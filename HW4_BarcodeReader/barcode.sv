==> flow/design.v <==
module barcode ( 
	ID_vld,
	ID,
	BC,
	clk,
	rst_n,
	clr_ID_vld);
	output logic ID_vld;
	output logic [7:0] ID;
	input BC, clk, rst_n;
	input clr_ID_vld;
	logic Q1, Q2, Q3, Q4, BC_filtered;
	always @(posedge clk) begin
		Q1 <= BC;
		Q2 <= Q1;
		Q3 <= Q2;
		Q4 <= Q3;
	end
	always @(posedge clk or negedge rst_n) begin
		if(!rst_n) begin
			BC_filtered <= 1;
		end else if(Q2 == 1 && Q3 == 1 && Q4 == 1) begin
			BC_filtered <= 1;
		end else if(Q2 == 0 && Q3 == 0 && Q4 ==0 ) begin
			BC_filtered <= 0;
		end else begin 
			BC_filtered <= BC_filtered;
		end
	end
	typedef enum reg [1:0] {IDLE,IDENTIFY,RECEIV} state_t;
	state_t state, nxt_state;
	logic load;	 
	logic receiving;	 
	logic time_info_cnt;	 
	logic [3:0] bit_cnt;	 
	logic shift;  
	logic [27:0] baud_cnt;  
	logic [27:0] time_reg;  
	logic negedge_flag;  
	logic pre_BC_edge;  
	logic valid_flag;  
	logic [22:0] time_reg_twice;
	always_ff @(posedge clk, negedge rst_n)
		if (!rst_n)
		state <= IDLE;
	else
		state <= nxt_state;
	always_comb begin : proc_state_machine
		load = 0;
		receiving = 0;
		time_info_cnt = 0;
		valid_flag = 1;
		nxt_state = IDLE;
		case (state)
			IDLE:	if(BC_filtered == 0 && negedge_flag == 1) begin
				load = 1;
				time_info_cnt = 1;
				valid_flag = 0;
				nxt_state = IDENTIFY;
			end else begin 
				load = 0;
				time_info_cnt = 0;
				valid_flag = 1;
				nxt_state = IDLE;
			end
			IDENTIFY:	if(BC_filtered == 0) begin
				load = 0;
				receiving = 1;
				time_info_cnt = 1;
				nxt_state = IDENTIFY;
			end else begin 
				load = 0;
				time_info_cnt = 0;
				receiving = 1;  
				nxt_state = RECEIV;
			end
			RECEIV:		if(bit_cnt < 8) begin
				receiving = 1;
				valid_flag = 0;
				nxt_state = RECEIV;
			end else if(bit_cnt ==8) begin
				receiving = 0;
				if(ID[7:6] == 2'b00) begin
					valid_flag = 1;
				end
				nxt_state = IDLE;
			end
			default : nxt_state = IDLE;
		endcase
	end
	always @(posedge clk or negedge rst_n) begin
		if(~rst_n) begin
			bit_cnt <= 0;
		end else if(load == 1) begin
			bit_cnt <= 0;
		end else if({load,shift} == 2'b01) begin
			bit_cnt <= bit_cnt + 1;
		end else begin
			bit_cnt <= bit_cnt;
		end
	end
	always_ff @(posedge clk or negedge rst_n) begin : proc_time_reg
		if(~rst_n) begin
			time_reg <= 0;
			time_reg_twice <= 0;
		end else if(load == 1) begin
			time_reg <= 0;
			time_reg_twice <= 0;
		end else if(time_info_cnt == 1) begin
			time_reg <= time_reg + 1;
			time_reg_twice <= time_reg_twice + 1;
		end else begin 
			time_reg <= time_reg;
			if(time_reg_twice < time_reg * 2) begin
				time_reg_twice <= time_reg_twice + 1;
			end else begin 
				time_reg_twice <= time_reg_twice;
			end
		end
	end
	always_ff @(posedge clk or negedge rst_n) begin : proc_baud_cnt
		if(~rst_n) begin
			baud_cnt <= 0;
		end else if(load == 1 || negedge_flag == 1) begin
			baud_cnt <= 0;
		end else if ({load,receiving} == 2'b01 && time_info_cnt == 0 && (time_reg_twice == time_reg * 2)) begin 
			baud_cnt <= baud_cnt + 1;
		end else begin
			baud_cnt <= baud_cnt;
		end
	end
	assign shift =
		((time_info_cnt == 0) && (baud_cnt == time_reg) && (time_reg > 0))	?	1:
		0; 
	always_ff @(posedge clk or negedge rst_n) begin : proc_pre_BC_edge
		if(~rst_n) begin
			pre_BC_edge <= 0;
		end else begin
			pre_BC_edge <= BC_filtered;
		end
	end
	assign negedge_flag = ~BC_filtered & pre_BC_edge;
	always_ff @(posedge clk or negedge rst_n) begin : proc_ID
		if(~rst_n) begin
			ID <= 8'b0000_0000;
		end else if (load == 1) begin 
			ID <= 8'b0000_0000;
		end else if ({load,shift} == 2'b01) begin 
			ID <= ((ID << 1) | {7'b000_0000, BC_filtered});
		end else begin
			ID <= ID;
		end
	end
	always @(posedge clk or negedge rst_n) begin
		if(~rst_n) begin
			ID_vld <= 0;
		end else if(clr_ID_vld == 1) begin
			ID_vld <= 0;
		end else begin
			ID_vld <= valid_flag;
		end
	end
endmodule
### From RTL to reports: barcode

Tool output for the design above, in the order of the flow.
Line numbers count from 1 in the design file above.
Operators carry their Yosys type and port widths (W data, S select, Z words).
Cell names lack the library's common part.
A cell with n/a has no value.

| design | value |
|---|---|
| top | barcode |
| clock input | clk |
| standard-cell library | sky130hd |
| library corner | tt_025C_1v80 |

### Word-level counts

Yosys after proc, flatten, opt, wreduce and memory -nomap, before mapping. Memory bits, and registers merged into a memory's read port (data or address), are not among the register bits. Print and check cells are not counted.

| cells by class | value |
|---|---|
| magnitude comparators | 3 |
| shifts and indexed selects | 0 |
| equal/unequal tests | 6 |
| div/mod/pow operators | 0 |
| bitwise gates (word level) | 7 |
| mux-type cells | 28 |
| $mul | 0 |
| $add $sub $neg | 4 |
| reductions and logical operators | 16 |

Operator list:

| kind | count |
|---|---|
| $mux W28 | 4 |
| $mux W23 | 3 |
| $add A28 B1 Y28 const B | 2 |
| $lt A23 B29 Y1 | 1 |
| $eq A23 B29 Y1 | 1 |
| $gt A28 B1 Y1 const B | 1 |
| $eq A28 B28 Y1 | 1 |
| $add A23 B1 Y23 const B | 1 |
| $mux W8 | 2 |
| $mux W1 | 11 |
| $logic_and A1 B1 Y1 | 9 |
| $reduce_bool A2 Y1 | 4 |
| $or A8 B1 Y8 | 1 |
| $mux W4 | 2 |
| $eq A2 B1 Y1 const B | 3 |
| $pmux W2 S3 | 1 |
| $pmux W1 S2 | 3 |
| $not A1 Y1 | 5 |
| $add A4 B1 Y4 const B | 1 |
| $lt A4 B4 Y1 const B | 1 |
| $mux W2 | 2 |
| $reduce_bool A3 Y1 | 1 |
| $eq A2 B2 Y1 const B | 1 |
| $logic_not A2 Y1 | 1 |
| $and A1 B1 Y1 | 1 |
| $logic_or A1 B1 Y1 | 1 |

| storage and ports | value |
|---|---|
| output and inout port bits | 9 |
| input bits | 4 |
| memories kept | 0 |
| register bits | 100 |
| bits in writable memories | 0 |
| latch bits | 0 |
| bits in read-only memories | 0 |
| word width x clocked read ports | 0 |

### Logic depth

Depth = most cells in a row (Yosys ltp): at word level without a register or memory, in the mapped netlist without a sequential cell, where the memories' decode and read muxes count.

| depth | value |
|---|---|
| depth in word-level cells | 12 |
| ABC_AREA | 0 |
| mapped depth | 10 |
| mapped depth without buffers | 8 |

### Synthesis result

Yosys stat after the flow's synthesis: flattened, memories mapped to cells. It holds for the ABC_AREA given above (unset counts as 0); a run with the other value may have another netlist.
Totals and module areas in this step are rounded.

| mapped netlist | value |
|---|---|
| mapped area | 5,900 um2 |
| mapped flip-flops | 101 |
| buffer cells | 26 |
| standard cells after synthesis | 637 |
| sequential part of the area | 2,500 um2 |

Cells by type:

| cell | count | area in all (um2) |
|---|---|---|
| dfrtp_1 | 95 | 2,377.28 |
| xor2_1 | 40 | 350.336 |
| ha_1 | 27 | 337.824 |
| xnor2_1 | 37 | 324.061 |
| nor2_1 | 76 | 285.274 |
| o31ai_1 | 26 | 195.187 |
| nand4_1 | 30 | 187.68 |
| nand3_1 | 36 | 180.173 |
| a21oi_1 | 33 | 165.158 |
| nand2_1 | 43 | 161.405 |
| inv_1 | 31 | 116.362 |
| mux2i_1 | 9 | 90.086 |
| o21ai_0 | 17 | 85.082 |
| or4_1 | 11 | 82.579 |
| nor4_1 | 13 | 81.328 |
| dfxtp_1 | 4 | 80.077 |
| and3_1 | 11 | 68.816 |
| clkbuf_1 | 17 | 63.811 |

Other cell types: 29; their cells: 81.

### Worst setup path after synthesis

Path of least setup slack by OpenSTA after synthesis, without wires, with an ideal clock, recovery checks aside; 20% of the period is set as input and as output delay. Where synthesis merged equal registers, the netlist keeps one of their names.

| path post-synthesis | value |
|---|---|
| kind | reg-to-reg |
| start | register time_reg[16] |
| end | register baud_cnt[15] |
| period | 4.28 ns |
| arrival time | 2.460 ns |
| setup time | 0.132 ns |
| path delay | 2.592 ns |
| data required time | 4.148 ns |
| path slack | 1.688 ns |
| buffers on the path | 2 |
| launch time at the first pin | 0.000 ns |
| stages on the path | 11 |
| period reached after synthesis | 2.592 ns |

"path delay" is the arrival time less input delay plus setup time.
"stages on the path": output pins that drive a net of the path, with the launching flip-flop's if there is one; two outputs of one cell count as two.
"period reached after synthesis" is the clock period less the worst setup slack; recovery checks do not enter. This is arithmetic on one report: input and output delays are still those of the set period (20% each).
Between the ends stands the longest chain of elaborated cells between them, by number of cells; it is not shown to be the way that was timed. Of several equally long chains one is given.
Each line given opens the expression or statement behind the cell; cells for indexed reads and writes are added by Yosys, which also makes memories of some case tables.
A register here has more assigning lines than the two given.

| on the way, post-synthesis | value |
|---|---|
| cell sequence | dfrtp_1 > clkbuf_1 > inv_1 > ha_1 > nand2_1 > or4_1 > nor4_4 > buf_2 > nand4_1 > xor2_1 > nor2_1 |
| cells in the longest elaborated chain | 4 |
| elaborated cells on any way between the ends | 5 |

RTL lines, path post-synthesis:

| element | RTL line | RTL |
|---|---|---|
| from (decl) | 38 | `logic [27:0] time_reg;` |
| from (assign) | 110 | `time_reg <= time_reg + 1;` |
| from (assign) | 113 | `time_reg <= time_reg;` |
| $eq A23 B29 Y1 | 126 | `end else if ({load,receiving} == 2'b01 && time_info_cnt == 0 && (time_reg_twice == time_reg * 2)) begin` |
| $logic_and A1 B1 Y1 | 126 |  |
| $mux W28 | 126 |  |
| $mux W28 | 124 | `end else if(load == 1 \|\| negedge_flag == 1) begin` |
| to (assign) | 127 | `baud_cnt <= baud_cnt + 1;` |
| to (assign) | 129 | `baud_cnt <= baud_cnt;` |
| to (decl) | 37 | `logic [27:0] baud_cnt;` |

==> results <==
Settings of 2 stored flow runs for module barcode (sky130hd), not sorted in any way. The constraints put input and output delay at 20% of the set period each and load the outputs with 0.01 pF.

#### Run 1

| setting | value |
|---|---|
| period_ns | `3.99` |
| CORE_UTILIZATION | `58` |
| SETUP_SLACK_MARGIN | `0.25` |
| PLACE_DENSITY | `0.38` |
| CORE_ASPECT_RATIO | `1.89` |
| CORE_MARGIN | `8` |
| CELL_PAD_IN_SITES_GLOBAL_PLACEMENT | `2` |
| CTS_CLUSTER_SIZE | `45` |
| CTS_CLUSTER_DIAMETER | `188` |
| MIN_ROUTING_LAYER | `met1` |
| CAP_MARGIN | `20` |
| SLEW_MARGIN | `20` |

Not finished: placement ended with error GPL-0301.

#### Run 2

| setting | value |
|---|---|
| period_ns | `4.29` |
| CORE_UTILIZATION | `62` |
| HOLD_SLACK_MARGIN | `0.21` |
| CELL_PAD_IN_SITES_DETAIL_PLACEMENT | `2` |
| ABC_AREA | `1` |
| GPL_TIMING_DRIVEN | `1` |
| CAP_MARGIN | `5` |
| CORE_MARGIN | `2` |
| SLEW_MARGIN | `20` |

Not finished: placement ended with error DPL-0033.
