==> flow/design.v <==
module PWMPeripheral ( 
			PWM_sig,
			duty,
			clk,
			rst_n);
	output reg PWM_sig;
	input [9:0]	duty;	 
	input clk,rst_n;
	reg [9:0] cntr;		 
	always @(posedge clk or negedge rst_n) begin
		if(~rst_n) begin
			cntr <= 0;
		end else begin
			cntr <= cntr + 1;
		end
	end
	always @(posedge clk or negedge rst_n) begin
		if(~rst_n) begin
			PWM_sig <= 0;
		end else if( (&cntr == 1) || (duty == 0) ) begin
			PWM_sig <= 1;
		end else if( duty == cntr ) begin
			PWM_sig <= 0;
		end else begin
			PWM_sig <= PWM_sig;
		end
	end
endmodule
module motor_cntrl ( 
			fwd_lft,
			rev_lft,
			fwd_rht,
			rev_rht,
			lft,
			rht,
			clk,
			rst_n);
	output fwd_lft, rev_lft, fwd_rht, rev_rht;
	input [10:0] lft, rht;
	input clk,rst_n;
	wire [9:0] mag_lft, mag_rht;  
	wire pwm_signal_lft, pwm_signal_rht;  
	assign mag_lft = 
		(lft[10] == 1)	?	((lft[9:0] == 10'b00_0000_0000)	?	10'b11_1111_1111:
																(~lft[9:0] + 1)):
		lft[9:0];
	assign mag_rht =
		(rht[10] == 1)	?	((rht[9:0] == 10'b00_0000_0000)	?	10'b11_1111_1111:
																(~rht[9:0] + 1)):
		rht[9:0];
	PWMPeripheral PWMPeripheral_lft(
		.PWM_sig(pwm_signal_lft),
		.duty(mag_lft),
		.clk(clk),
		.rst_n(rst_n)
		);
	PWMPeripheral PWMPeripheral_rht(
		.PWM_sig(pwm_signal_rht),
		.duty(mag_rht),
		.clk(clk),
		.rst_n(rst_n)
		);
	assign fwd_lft = 
		(lft == 11'b000_0000_0000)	?	1:
		(lft[10] == 1)	?	0:
		pwm_signal_lft;
	assign rev_lft =
		(lft == 11'b000_0000_0000)	?	1:
		(lft[10] == 0)	?	0:
		pwm_signal_lft;
	assign fwd_rht = 
		(rht == 11'b000_0000_0000)	?	1:
		(rht[10] == 1)	?	0:
		pwm_signal_rht;
	assign rev_rht = 
		(rht == 11'b000_0000_0000)	?	1:
		(rht[10] == 0)	?	0:
		pwm_signal_rht;
endmodule
# Step by step through the tools: motor_cntrl
# Tool output for the design above, in the order of the flow.
# Line numbers count from 1 in the design file above.
# Library cell names are shortened.
setup:
  top_module: "motor_cntrl"
  clock_port: "clk"
  library: "sky130hd"
  corner: "tt_025C_1v80"

# After elaboration
# Counts by Yosys on the flattened word-level netlist (proc, flatten, opt, wreduce; memories kept). Register bits leave out memories and registers merged into their read ports (data or address). Print and check cells are left out. Cells with the same type and inputs are merged into one.
bits:
  latch_bits: 0
  ram_bits: 0
  output_inout_bits: 4
  mem_bits_ro: 0
  clocked_rd_ports_x_width: 0
  word_cells: 42
  inputBits: 24
  mem_count: 0
  register_bits: 22
classes:
  shifts: 0
  compare: 0
  multipliers: 0
  equal: 4
  addsub: 4
  reduce_and_logical: 12
  div: 0
  muxes: 16
  logic: 2
op_table:
  columns: ["operator", "n"]
  rows:
  - ["adder 10 x 1 -> 10 bit with constant B", 4]
  - ["zero test 10 bit", 4]
  - ["two-way mux 10 bit", 4]
  - ["zero test 11 bit", 2]
  - ["== test 10 bit", 2]
  - ["NOT 10 bit", 2]
  - ["AND reduction 10 bit", 2]
  - ["two-way mux 1 bit", 12]
  - ["nonzero test 2 bit", 2]
  - ["== test 1 bit with constant B", 2]
  - ["logical OR 1 bit", 2]

# Depth
# Depth = most cells in a row (Yosys ltp): at word level without a register or memory, in the mapped netlist without a sequential cell, where the memories' decode and read muxes count.
logic_depth:
  ltp_word: 7
  abc_area: 0
  ltp_mapped: 10
  mapped_depth_nobuf: 9

# Mapped cells and area
# Source: synth_stat.txt of the flow (Yosys; design flattened, memories mapped). It holds for the ABC_AREA given above (unset counts as 0); a run with the other value may have another netlist.
synth_totals:
  ff_cells: 22
  buf_cells: 16
  cells: 267
  mapped_area_um2: 2152.1
  seqArea_um2: 550.5
by_type:
  columns: ["cell_type", "n", "type_area_um2"]
  rows:
  - ["dfrtp_1", 22, 550.528]
  - ["xnor2_1", 25, 218.96]
  - ["xor2_1", 11, 96.342]
  - ["nand2_1", 24, 90.086]
  - ["nor2_1", 20, 75.072]
  - ["o31ai_1", 9, 67.565]
  - ["nand3_1", 12, 60.058]
  - ["ha_1", 4, 50.048]
  - ["o21ai_0", 10, 50.048]
  - ["inv_1", 13, 48.797]
  - ["a31oi_1", 7, 43.792]
  - ["nand2b_1", 7, 43.792]
  - ["clkbuf_1", 11, 41.29]
  - ["mux2i_1", 4, 40.038]
  - ["nand4_1", 6, 37.536]
  - ["nor2b_1", 6, 37.536]
  - ["or4_1", 5, 37.536]
  - ["a21oi_1", 6, 30.029]
# Not listed: further types 38, cells in them 65.
# The figures by module come from a second, unflattened synthesis with its own total; it is not the netlist above.
hier_totals:
  cells_unflattened: 217
  area_unflattened_um2: 1913.1
# Each row is one instance without its submodules.
modules:
  columns: ["mod", "mod_seq_area_um2", "n_inst", "area_um2", "cells"]
  rows:
  - ["PWMPeripheral", 275.3, 2, 594.3, 52]
  - ["motor_cntrl", 0.0, 1, 724.4, 113]

# Worst setup path after synthesis
# Source: OpenSTA report_checks on the synthesized netlist (no wires, ideal clock, input and output delay 20% of the period each), path of least setup slack; recovery checks are left aside. Register names are those of the netlist, which keeps one name where synthesis merged equal registers.
synth_path:
  path_kind: "input to output"
  from: "input port rht[0]"
  to: "output port rev_rht"
  launch_ns: 0.840
  t_required_ns: 3.360
  path_buffers: 0
  path_delay_ns: 1.166
  path_stages: 5
  in_delay_ns: 0.840
  out_delay_ns: 0.840
  path_slack_ns: 1.354
  arrival_time_ns: 2.006
  clock_period_ns: 4.2
  period_less_setup_slack_ns: 2.846
# "path_delay_ns" = arrival - input delay + setup time.
# A path that ends at an output port has no setup time.
# "path_stages" counts driving pins, that of a launching flip-flop among them; a cell with two outputs on the path counts twice.
# "period_less_setup_slack_ns" = period - worst setup slack (recovery checks aside). The figure is calculated, with input and output delays left at 20% of the set period.
# The rows between start and end are the longest chain of elaborated cells between them; the timing report does not say that the signal goes this way. Where chains are equally long, one stands for them.
# A line is the first line of the expression or statement that the cell stems from. Yosys adds cells for indexed reads and writes and turns some case tables into memories.
synth_between:
  cell_sequence: "inv_1 ha_1 nor4b_2 nand3_1 o21ai_0"
  elab_chain_cells: 2
  cells_between: 2
  classes_between: "mux (1); reduce/logical (1)"
synth_lines:
  columns: ["element", "line", "text"]
  rows:
  - ["from (decl)", 39, "input [10:0] lft, rht;"]
  - ["zero test 11 bit", 76, "(rht == 11'b000_0000_0000) ? 1:"]
  - ["two-way mux 1 bit", 76, null]
  - ["to (decl)", 38, "output fwd_lft, rev_lft, fwd_rht, rev_rht;"]

# Worst path after layout
# From the final timing report of flow run A: the path of least setup slack in the routed layout; clock arrival at registers is part of the times.
layout_path:
  path_kind: "input to register"
  from: "input port rht[1]"
  to: "register PWMPeripheral_rht.PWM_sig"
  path_stages: 10
  launch_ns: 0.46
  setup_ns: 0.07
  clock_period_ns: 2.28
  path_slack_ns: 0.10
  t_required_ns: 2.46
  in_delay_ns: 0.46
  arrival_time_ns: 2.37
  path_buffers: 1
# The rows between start and end are the longest chain of elaborated cells between them; the timing report does not say that the signal goes this way. Where chains are equally long, one stands for them.
# A register here has more assigning lines than the two given.
layout_between:
  cell_sequence: "clkdlybuf4s15_1 inv_2 ha_4 or3b_4 a211oi_4 mux2_4 a32o_2 o2111ai_2 nor4b_4 o21bai_1"
  elab_chain_cells: 7
  cells_between: 11
  lines_between: 4
  classes_between: "add/sub (1); eq/ne (1); mux (4); logic (1); reduce/logical (4)"
layout_lines:
  columns: ["element", "line", "text"]
  rows:
  - ["from (decl)", 39, "input [10:0] lft, rht;"]
  - ["NOT 10 bit", 49, "(~rht[9:0] + 1)):"]
  - ["adder 10 x 1 -> 10 bit", 49, null]
  - ["two-way mux 10 bit (2 in a row)", 48, "(rht[10] == 1) ? ((rht[9:0] == 10'b00_0000_0000) ? 10'b11_1111_1111:"]
  - ["== test 10 bit", 22, "end else if( duty == cntr ) begin"]
  - ["two-way mux 1 bit", 22, null]
  - ["two-way mux 1 bit", 20, "end else if( (&cntr == 1) || (duty == 0) ) begin"]
  - ["to (assign)", 19, "PWM_sig <= 0;"]
  - ["to (assign)", 25, "PWM_sig <= PWM_sig;"]
  - ["to (decl)", 6, "output reg PWM_sig;"]

# Below are 2 stored runs of the flow (Yosys, OpenROAD; platform sky130hd) on motor_cntrl, each with its settings and what was measured, unordered. Constraints: input delay and output delay 20% of the set period each, output load 0.01 pF.
# "clock_period_reached_ns" is the run's clock period less its worst setup slack. It is reckoned from that one timing run; input and output delays stay at 20% of the period that was set.
# "worst_path_allowed_less_slack_ns" = time allowed to the worst setup path (clock period - input delay - output delay, where it has them) - its slack; a late launch clock adds to it, a late capture clock takes from it.
runs:
  - name: "flow run A"
    settings:
      period_ns: 2.28
      CORE_UTILIZATION: 21
      PLACE_DENSITY: 0.48
      CORE_MARGIN: 6
      CAP_MARGIN: 10
      SLEW_MARGIN: 40
    results:
      yosys_chip_area_um2: 2152.1
      design.die.area_um2: 12821.0
      final_util_pct: 35.5
      worst_setup_slack_ns: 0.097
      final_hold_ws_ns: 0.529
      clock_period_reached_ns: 2.183
      worst_path_allowed_less_slack_ns: 1.73
      worst_setup_path_type: "input to register"
  - name: "flow run B"
    settings:
      period_ns: 5.26
      CORE_UTILIZATION: 64
      PLACE_DENSITY_LB_ADDON: 0.04
      CORE_ASPECT_RATIO: 1.4
      CELL_PAD_IN_SITES_GLOBAL_PLACEMENT: 1
      GPL_ROUTABILITY_DRIVEN: 0
      CAP_MARGIN: 40
      SLEW_MARGIN: 20
      MIN_ROUTING_LAYER: "met1"
      CORE_MARGIN: 2
    outcome: "not finished: placement ended with error FLW-0024"
